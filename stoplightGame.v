==> flow/design.v <==
`timescale 1ns / 1ps
module stoplightGame #(parameter SECOND = 100_000_000 - 1)
       (input [15:0] sw,  
        input clk, btnC, btnR, btnL,
        output [6:0] seg,  
        output [3:0] an,  
        output reg [15:0] led);  
    reg startFlag = 0;  
    reg playingFlag = 0;  
    reg [3:0] d0;
    reg [3:0] d3;
    reg [1:0] blink = 0;
    reg secondwin;
    reg [3:0] state = idle; 
    parameter idle = 4'b0000; 
    parameter pattern1 = 4'b0001;
    parameter pattern2 = 4'b0010;
    parameter pattern3 = 4'b0011;
    parameter victory = 4'b0100;
    parameter defeat = 4'b0101;
    parameter finish = 4'b0110;
    reg [26:0] counter;  
    reg [26:0] counter1;  
    reg [26:0] counter2;  
    reg [26:0] counter3;  
    reg [4:0] x = 1; 
    reg [4:0] y = 0;
    SegmentDisplay SD (.clk(clk), .input0(d0), .input3(d3), .an(an), .seg(seg));               
    always @(posedge clk) begin
        case (state) 
            idle: begin
                 d3 <= 0;  
                 d0 <= 0;  
            if (btnC) begin        
                startFlag <= 1; 
                      end
            if (startFlag == 0) begin  
               if (counter < SECOND/2) begin
                        led[0] <= 1;
                        led[2] <= 1;
                        led[4] <= 1;
                        led[6] <= 1;
                        led[8] <= 1;
                        led[10] <= 1;
                        led[12] <= 1;
                        led[14] <= 1;
                        led[1] <= 0;
                        led[3] <= 0;
                        led[5] <= 0;
                        led[7] <= 0;
                        led[9] <= 0;
                        led[11] <= 0;
                        led[13] <= 0;
                        led[15] <= 0;                        
                                          end
                    else begin
                        led[0] <= 0;
                        led[2] <= 0;
                        led[4] <= 0;
                        led[6] <= 0;
                        led[8] <= 0;
                        led[10] <= 0;
                        led[12] <= 0;
                        led[14] <= 0;
                        led[1] <= 1;
                        led[3] <= 1;
                        led[5] <= 1;
                        led[7] <= 1;
                        led[9] <= 1;
                        led[11] <= 1;
                        led[13] <= 1;
                        led[15] <= 1;
                         end
                                end 
                else                  begin
                        state <= pattern1;
                                      end
                if (counter < SECOND) begin
                        counter <= counter + 1;
                                          end
                else begin
                        counter <= 0;
                     end
           end  
        pattern1: begin 
                 d3 <= 8;  
                 d0 <= 1;  
                 playingFlag <= 1;  
             if (btnR) begin 
                playingFlag = ~playingFlag;
                if (y == 8) begin  
                    counter <= 0;
                    blink <= 0;
                    secondwin <= 0;
                    state <= victory;
                            end
                else begin         
                    counter <= 0;
                    blink <= 0;
                    state <= defeat;
                     end                   
                                       end
                        led[0] <= 0;
                        led[2] <= 0;
                        led[4] <= 0;
                        led[6] <= 0;
                        led[8] <= 0;
                        led[10] <= 0;
                        led[12] <= 0;
                        led[14] <= 0;
                        led[1] <= 0;
                        led[3] <= 0;
                        led[5] <= 0;
                        led[7] <= 0;
                        led[9] <= 0;
                        led[11] <= 0;
                        led[13] <= 0;
                        led[15] <= 0;
              if (playingFlag == 1) begin  
                   if (counter1 < SECOND/8) begin  
                        counter1 <= counter1 + 1;
                        led[y] <= 1;  
                        led[x] <= 0;  
                                              end
                   else                         begin
                        counter1 <= 0;
                        led[y] <= 0;
                        led[x] <= 1;
                        x = x + 1;  
                        y = y + 1;  
                        if (x == 16) begin
                            x <= 0;
                                     end
                        if (y == 16) begin
                            y <=  0;
                                     end                        
                                                end  
                                   end  
                               end  
          pattern2: begin
                 d3 <= 8;  
                 d0 <= 2;  
                 playingFlag <= 1;  
              if (btnR) begin 
                    playingFlag = ~playingFlag;
                    if (y == 8) begin
                        counter <= 0;
                        blink <= 0;        
                        secondwin <= 1;            
                        state <= victory;
                                end
                    else begin
                        counter <= 0;
                        blink <= 0; 
                        state <= defeat;
                       end                   
                          end
                        led[0] <= 0;
                        led[2] <= 0;
                        led[4] <= 0;
                        led[6] <= 0;
                        led[8] <= 0;
                        led[10] <= 0;
                        led[12] <= 0;
                        led[14] <= 0;
                        led[1] <= 0;
                        led[3] <= 0;
                        led[5] <= 0;
                        led[7] <= 0;
                        led[9] <= 0;
                        led[11] <= 0;
                        led[13] <= 0;
                        led[15] <= 0;
              if (playingFlag == 1) begin  
                   if (counter2 < SECOND/16) begin  
                        counter2 <= counter2 + 1;
                        led[y] <= 1;  
                        led[x] <= 0;  
                                              end
                   else                         begin
                        counter2 <= 0;
                        led[y] <= 0;
                        led[x] <= 1;
                        x = x + 1;  
                        y = y + 1;  
                        if (x == 16) begin
                            x <= 0;
                                     end
                        if (y == 16) begin
                            y <=  0;
                                     end                        
                                                end  
                                   end  
                               end  
         pattern3: begin 
                 d3 <= 8;  
                 d0 <= 3;  
                 playingFlag <= 1;  
          if (btnR) begin  
                playingFlag = ~playingFlag;
                if (y == 8) begin 
                    counter <= 0;
                    blink <= 0;
                    state <= finish;
                            end
              else begin 
                    counter <= 0;
                    blink <= 0;
                    state <= defeat;
                   end                   
                    end
                        led[0] <= 0;
                        led[2] <= 0;
                        led[4] <= 0;
                        led[6] <= 0;
                        led[8] <= 0;
                        led[10] <= 0;
                        led[12] <= 0;
                        led[14] <= 0;
                        led[1] <= 0;
                        led[3] <= 0;
                        led[5] <= 0;
                        led[7] <= 0;
                        led[9] <= 0;
                        led[11] <= 0;
                        led[13] <= 0;
                        led[15] <= 0;
              if (playingFlag == 1) begin  
                   if (counter3 < SECOND/24) begin  
                        counter3 <= counter3 + 1;
                        led[y] <= 1;  
                        led[x] <= 0;  
                                              end
                   else                         begin
                        counter3 <= 0;
                        led[y] <= 0;
                        led[x] <= 1;
                        x = x + 1;  
                        y = y + 1;  
                        if (x == 16) begin
                            x <= 0;
                                     end
                        if (y == 16) begin
                            y <=  0;
                                     end                        
                                                end  
                                   end  
                               end  
          victory: begin
                    if (counter < SECOND/2) begin
                        led[0] <= 1;
                        led[2] <= 1;
                        led[4] <= 1;
                        led[6] <= 1;
                        led[8] <= 1;
                        led[10] <= 1;
                        led[12] <= 1;
                        led[14] <= 1;
                        led[1] <= 1;
                        led[3] <= 1;
                        led[5] <= 1;
                        led[7] <= 1;
                        led[9] <= 1;
                        led[11] <= 1;
                        led[13] <= 1;
                        led[15] <= 1;
                                          end
                    else begin
                        led[0] <= 0;
                        led[2] <= 0;
                        led[4] <= 0;
                        led[6] <= 0;
                        led[8] <= 0;
                        led[10] <= 0;
                        led[12] <= 0;
                        led[14] <= 0;
                        led[1] <= 0;
                        led[3] <= 0;
                        led[5] <= 0;
                        led[7] <= 0;
                        led[9] <= 0;
                        led[11] <= 0;
                        led[13] <= 0;
                        led[15] <= 0;
                         end
                if (counter < SECOND) begin
                        counter <= counter + 1;
                                          end
                else begin
                        counter <= 0;
                        blink <= blink + 1;  
                        if (blink == 2) begin
                            if (secondwin == 1) begin                                
                                state <= pattern3;
                                                end
                          else begin
                                state <= pattern2;
                               end
                                        end
                     end
                                end  
      finish: begin
                  d0 <= 4;
                  if (btnL) begin
                        startFlag <= 0;
                        state <= idle;
                            end
                  if (counter < SECOND/4) begin
                        led[0] <= 1;
                        led[2] <= 1;
                        led[4] <= 1;
                        led[6] <= 1;
                        led[8] <= 1;
                        led[10] <= 1;
                        led[12] <= 1;
                        led[14] <= 1;
                        led[1] <= 1;
                        led[3] <= 1;
                        led[5] <= 1;
                        led[7] <= 1;
                        led[9] <= 1;
                        led[11] <= 1;
                        led[13] <= 1;
                        led[15] <= 1;
                                          end
                    else begin
                        led[0] <= 0;
                        led[2] <= 0;
                        led[4] <= 0;
                        led[6] <= 0;
                        led[8] <= 0;
                        led[10] <= 0;
                        led[12] <= 0;
                        led[14] <= 0;
                        led[1] <= 0;
                        led[3] <= 0;
                        led[5] <= 0;
                        led[7] <= 0;
                        led[9] <= 0;
                        led[11] <= 0;
                        led[13] <= 0;
                        led[15] <= 0;
                         end
                if (counter < SECOND/2) begin
                        counter <= counter + 1;
                                          end
                else begin
                        counter <= 0;
                     end
                                 end  
      defeat: begin
                    if (counter < SECOND/4) begin
                        led[y] <= 1;  
                                          end
                    else begin
                        led[y] <= 0;
                         end
                if (counter < SECOND/2) begin
                        counter <= counter + 1;
                                          end
                else begin
                        counter <= 0;
                        blink <= blink + 1;  
                        if (blink == 3) begin
                            startFlag <= 0;
                            state <= idle;
                                        end
                     end
                            end
                        endcase  
   end   
endmodule
module SegmentDisplay(
    input clk,
    input [3:0] input3, input0,
    output reg [3:0] an, 
    output reg [6:0] seg
    );
    reg [18:0] counter  = 0;
    parameter max = 10000;  
    reg currentan = 0;  
    reg [7:0] segoutput [1:0];  
    wire [3:0] twodisplay [1:0];  
    assign twodisplay[0] = input0;
    assign twodisplay[1] = input3;
    parameter zero = 7'b1000000;
    parameter one = 7'b1111001;
    parameter two = 7'b0100100;
    parameter three = 7'b0110000;
    parameter four = 7'b0011001;
    parameter five = 7'b0010010;
    parameter six = 7'b0000010;
    parameter seven = 7'b1111000;
    parameter eight = 7'b0000000;
    parameter nine = 7'b0011000;
    parameter ten = 7'b0001000;
    parameter eleven = 7'b0000011;
    parameter twelve = 7'b1000110; 
    parameter thirteen = 7'b0100001; 
    parameter fourteen = 7'b0000110;
    parameter fifteen = 7'b0001110;
    always @(posedge clk) begin
        if (counter < max) begin  
            counter <= counter + 1;
                           end 
        else               begin  
            currentan <= ~currentan;  
            counter <= 0;
                           end
    case (twodisplay[currentan]) 
        0: segoutput[currentan] <= zero;
        1: segoutput[currentan] <= one; 
        2: segoutput[currentan] <= two;
        3: segoutput[currentan] <= three;
        4: segoutput[currentan] <= four;
        5: segoutput[currentan] <= five;
        6: segoutput[currentan] <= six;
        7: segoutput[currentan] <= seven;
        8: segoutput[currentan] <= eight;
        9: segoutput[currentan] <= nine;
    endcase
    case(currentan)  
        0: begin
            an <= 4'b1110;
            seg <= segoutput[0];
           end 
        1: begin
            an <= 4'b0111;
            seg <= segoutput[1];
           end
    endcase
  end   
endmodule
# Step by step through the tools: stoplightGame
# What the tools print for stoplightGame, step after step.
# Line numbers count from 1 in the design file above.
# Operators: Yosys type, input widths -> output width; for muxes data width and select width s.
# Cell names lack the library's common part.
inputs:
  design: "stoplightGame"
  clock_port: "clk"
  lib: "sky130hd"
  pvt_corner: "tt_025C_1v80"

# Elaborated design
# Yosys after proc, flatten, opt, wreduce and memory -nomap, before mapping. Print and check cells are not counted.
# Yosys's memory passes give these memory sizes; they may raise the number of words (mostly to a power of two), join words into wider ones and drop unused or constant bits.
word_totals:
  regBits: 182
  ramBits: 14
  n_memories: 1
  in_bits: 20
  output_inout_bits: 27
  elab_cells: 211
op_classes:
  add_sub_neg: 10
  cmp: 7
  n_eq: 41
  shifts: 4
  muxes: 87
  bitwise: 20
  n_reduce_logical: 23
mem_list:
  columns: ["memory", "size", "word_bits", "line", "rtl"]
  rows:
  - ["SD.segoutput", 2, 7, 382, "reg [7:0] segoutput [1:0];"]
ops:
  columns: ["op", "n"]
  rows:
  - ["$mux 16", 8]
  - ["$pmux 16 s7", 1]
  - ["$add 27x1->27 const B", 4]
  - ["$pmux 27 s3", 1]
  - ["$mux 27", 3]
  - ["$mux 5", 14]
  - ["$shift 1x6->16 const A", 4]
  - ["$or 16x16->16", 4]
  - ["$mux 7", 9]
  - ["$and 16x16->16", 3]
  - ["$ne 2x2->1 const B", 19]
  - ["$not 16->16", 2]
  - ["$mux 4", 8]
  - ["$pmux 5 s3", 2]
  - ["$eq 4x3->1 const B", 7]
  - ["$lt 27x22->1 const B", 1]
  - ["$lt 27x23->1 const B", 1]
  - ["$lt 27x24->1 const B", 1]
  - ["$lt 27x25->1 const B", 1]
  - ["$lt 27x26->1 const B", 1]
  - ["$lt 27x27->1 const B", 1]
  - ["$mux 1", 27]
  - ["$pmux 4 s6", 1]
  - ["$pmux 4 s2", 3]
  - ["$pmux 4 s5", 1]
  - ["$add 19x1->19 const B", 1]
  - ["$lt 19x14->1 const B", 1]
  - ["$eq 4x2->1 const B", 4]
# Other operator kinds: 28; their cells: 59.

# Depth
# Yosys ltp: most cells in a row. Word level: on the elaborated netlist, between registers, memories and ports. Mapped: between sequential cells and ports; inverters and the memories' decode and read muxes count.
depth:
  word_depth: 13
  ABC_AREA: 0
  depth_mapped: 11
  depth_no_buf: 9

# After synthesis
# Yosys stat after the flow's synthesis: flattened, memories mapped to cells. It holds for the ABC_AREA given above (unset counts as 0); a run with the other value may have another netlist.
# Totals and module areas in this step are rounded.
synth_totals:
  cells: 1093
  mapped_area_um2: 10900
  sequential_area_um2: 5395
  flip_flops: 189
  buf_cells: 53
types:
  columns: ["cell_type", "n", "type_area_um2"]
  rows:
  - ["edfxtp_1", 161, 4.83E+03]
  - ["nor2_1", 180, 675.648]
  - ["dfxtp_1", 28, 560.538]
  - ["xor2_1", 61, 534.262]
  - ["nand2_1", 110, 412.896]
  - ["xnor2_1", 41, 359.094]
  - ["mux2i_1", 34, 340.326]
  - ["nand3_1", 49, 245.235]
  - ["mux2_2", 19, 213.955]
  - ["ha_1", 16, 200.192]
  - ["nand4_1", 25, 156.4]
  - ["o21ai_0", 29, 145.139]
  - ["inv_1", 37, 138.883]
  - ["a21oi_1", 26, 130.125]
  - ["nor3_1", 25, 125.12]
  - ["a31oi_1", 18, 112.608]
  - ["clkbuf_1", 29, 108.854]
  - ["and3_1", 17, 106.352]
# Other cell types: 59; their cells: 188.
# By module: a second synthesis without flattening, with its own total; a netlist apart from the flattened one above.
unflattened:
  cells_unflattened: 1060
  area_unflattened_um2: 10780
# Each row is one instance without its submodules.
modules:
  columns: ["module", "n_inst", "n_cells", "mod_area_um2", "seq_area_um2"]
  rows:
  - ["stoplightGame", 1, 924, 9164, 4384]
  - ["SegmentDisplay", 1, 136, 1617, 1011]

# Path before layout
# Source: OpenSTA report_checks on the synthesized netlist (no wires, ideal clock, input and output delay 20% of the period each), path of least setup slack; recovery checks are left aside. Register names are those of the netlist, which keeps one name where synthesis merged equal registers.
synth_path:
  kind: "input port to flip-flop"
  from: "input port btnR"
  to: "register state[0]"
  tclk_ps: 4030
  input_delay_ps: 806
  setup_ps: 374
  t_first_pin_ps: 806
  arrival_time_ps: 2822
  t_required_ps: 3656
  slack_ps: 834
  delay_ps: 2390
  driving_pins: 3
  synth_period_reached_ps: 3196
# "delay_ps" = arrival - input delay + setup time.
# "driving_pins" counts driving pins, that of a launching flip-flop among them; a cell with two outputs on the path counts twice.
# "synth_period_reached_ps" = period - worst setup slack (recovery checks aside). The figure is calculated, with input and output delays left at 20% of the set period.
# The rows between start and end are the longest chain of elaborated cells between them; the timing report does not say that the signal goes this way. Where chains are equally long, one stands for them.
# Each line given opens the expression or statement behind the cell; cells for indexed reads and writes are added by Yosys, which also makes memories of some case tables.
# A register here has more assigning lines than the two given.
# Only ways into the end's enable, where the timed path ends, are counted here.
synth_between:
  cell_sequence: "o21ai_0 -> a21oi_1 -> nor4b_1"
  elab_chain_len: 2
  cone_cells: 3
  cone_lines: 0
synth_rtl:
  columns: ["item", "line", "rtl"]
  rows:
  - ["start: declaration", 4, "input clk, btnC, btnR, btnL,"]
  - ["$ne 2x1->1", null, null]
  - ["$reduce_and 9->1", null, null]
  - ["end: assignment", 76, "state <= pattern1;"]
  - ["end: assignment", 95, "state <= victory;"]
  - ["end: declaration", 14, "reg [3:0] state = idle;"]

# Path in the finished layout
# Path of least setup slack in the final report of entry B (OpenROAD, finished layout, wires in). Where an end is a register, its clock arrival counts in the times.
# The report prints the path's times to 10 ps; the period is as set.
layout_path:
  kind: "flip-flop to flip-flop"
  from: "register y[1]"
  to: "register led[8]"
  tclk_ps: 3620
  setup_ps: 270
  t_first_pin_ps: 490
  arrival_time_ps: 3300
  t_required_ps: 3840
  slack_ps: 540
  driving_pins: 10
# A register here has more assigning lines than the two given.
layout_between:
  cell_sequence: "edfxtp_1 -> inv_1 -> ha_1 -> nor2b_1 -> nand3b_1 -> o22ai_1 -> nand2_1 -> mux2i_1 -> o32a_1 -> a31oi_1"
layout_rtl:
  columns: ["item", "line", "rtl"]
  rows:
  - ["start: declaration", 27, "reg [4:0] y = 0;"]
  - ["start: assignment", 130, "y = y + 1;"]
  - ["start: assignment", 185, "y = y + 1;"]
  - ["end: assignment", 43, "led[8] <= 1;"]
  - ["end: assignment", 61, "led[8] <= 0;"]
  - ["end: declaration", 7, "output reg [15:0] led);"]
# No chain of elaborated cells between the ends is given.

# Measured data: module stoplightGame, platform sky130hd, 2 stored runs of the flow under differing settings, order arbitrary. Input and output delays are each 20% of the period that was set; the output load is 0.01 pF.
# "achieved_clock_period_ps": clock period set for the run, less the worst setup slack. It is reckoned from that one timing run; input and output delays stay at 20% of the period that was set.
# By "worst_path_allowed_less_slack_ps" is meant the share of the clock period that the worst setup path is allowed (20% is reserved at inputs, 20% at outputs), minus its slack. Clock arrival times at its registers enter into it.
# "final_power_uw" is the tool's figure for a default switching activity; nothing was simulated.
# "worst_path_allowed_less_slack_ps" is known to 10 ps.
# The measured numbers are rounded.
runs:
  - name: "entry A"
    settings:
      period_ns: 3.12
      CORE_UTILIZATION: 68
      SETUP_SLACK_MARGIN: -0.03
      PLACE_DENSITY: 0.64
      CORE_ASPECT_RATIO: 1.5
      CELL_PAD_IN_SITES_GLOBAL_PLACEMENT: 3
      ABC_AREA: 0
      GPL_TIMING_DRIVEN: 0
      CTS_CLUSTER_SIZE: 56
      CAP_MARGIN: 20
      CORE_MARGIN: 2
      SLEW_MARGIN: 20
    outcome: "unfinished; error GPL-0301 in placement"
  - name: "entry B"
    settings:
      period_ns: 3.62
      CORE_UTILIZATION: 17
      PLACE_DENSITY: 0.54
      CORE_ASPECT_RATIO: 0.7
      CELL_PAD_IN_SITES_GLOBAL_PLACEMENT: 3
      CELL_PAD_IN_SITES_DETAIL_PLACEMENT: 0
      TNS_END_PERCENT: 40
      CAP_MARGIN: 15
      MAX_ROUTING_LAYER: "met5"
      CORE_MARGIN: 2
      SLEW_MARGIN: 20
    results:
      fin_tns_ps: 0
      achieved_clock_period_ps: 3081
      worst_setup_slack_ps: 539
      worst_path_allowed_less_slack_ps: 3080
      worst_setup_path_type: "flip-flop to flip-flop"
      post_route_util_frac: 0.203
      total_die_area_um2: 66170
      yosys_chip_area_um2: 10900
      final_power_uw: 9628
      final_cell_area_um2: 12840
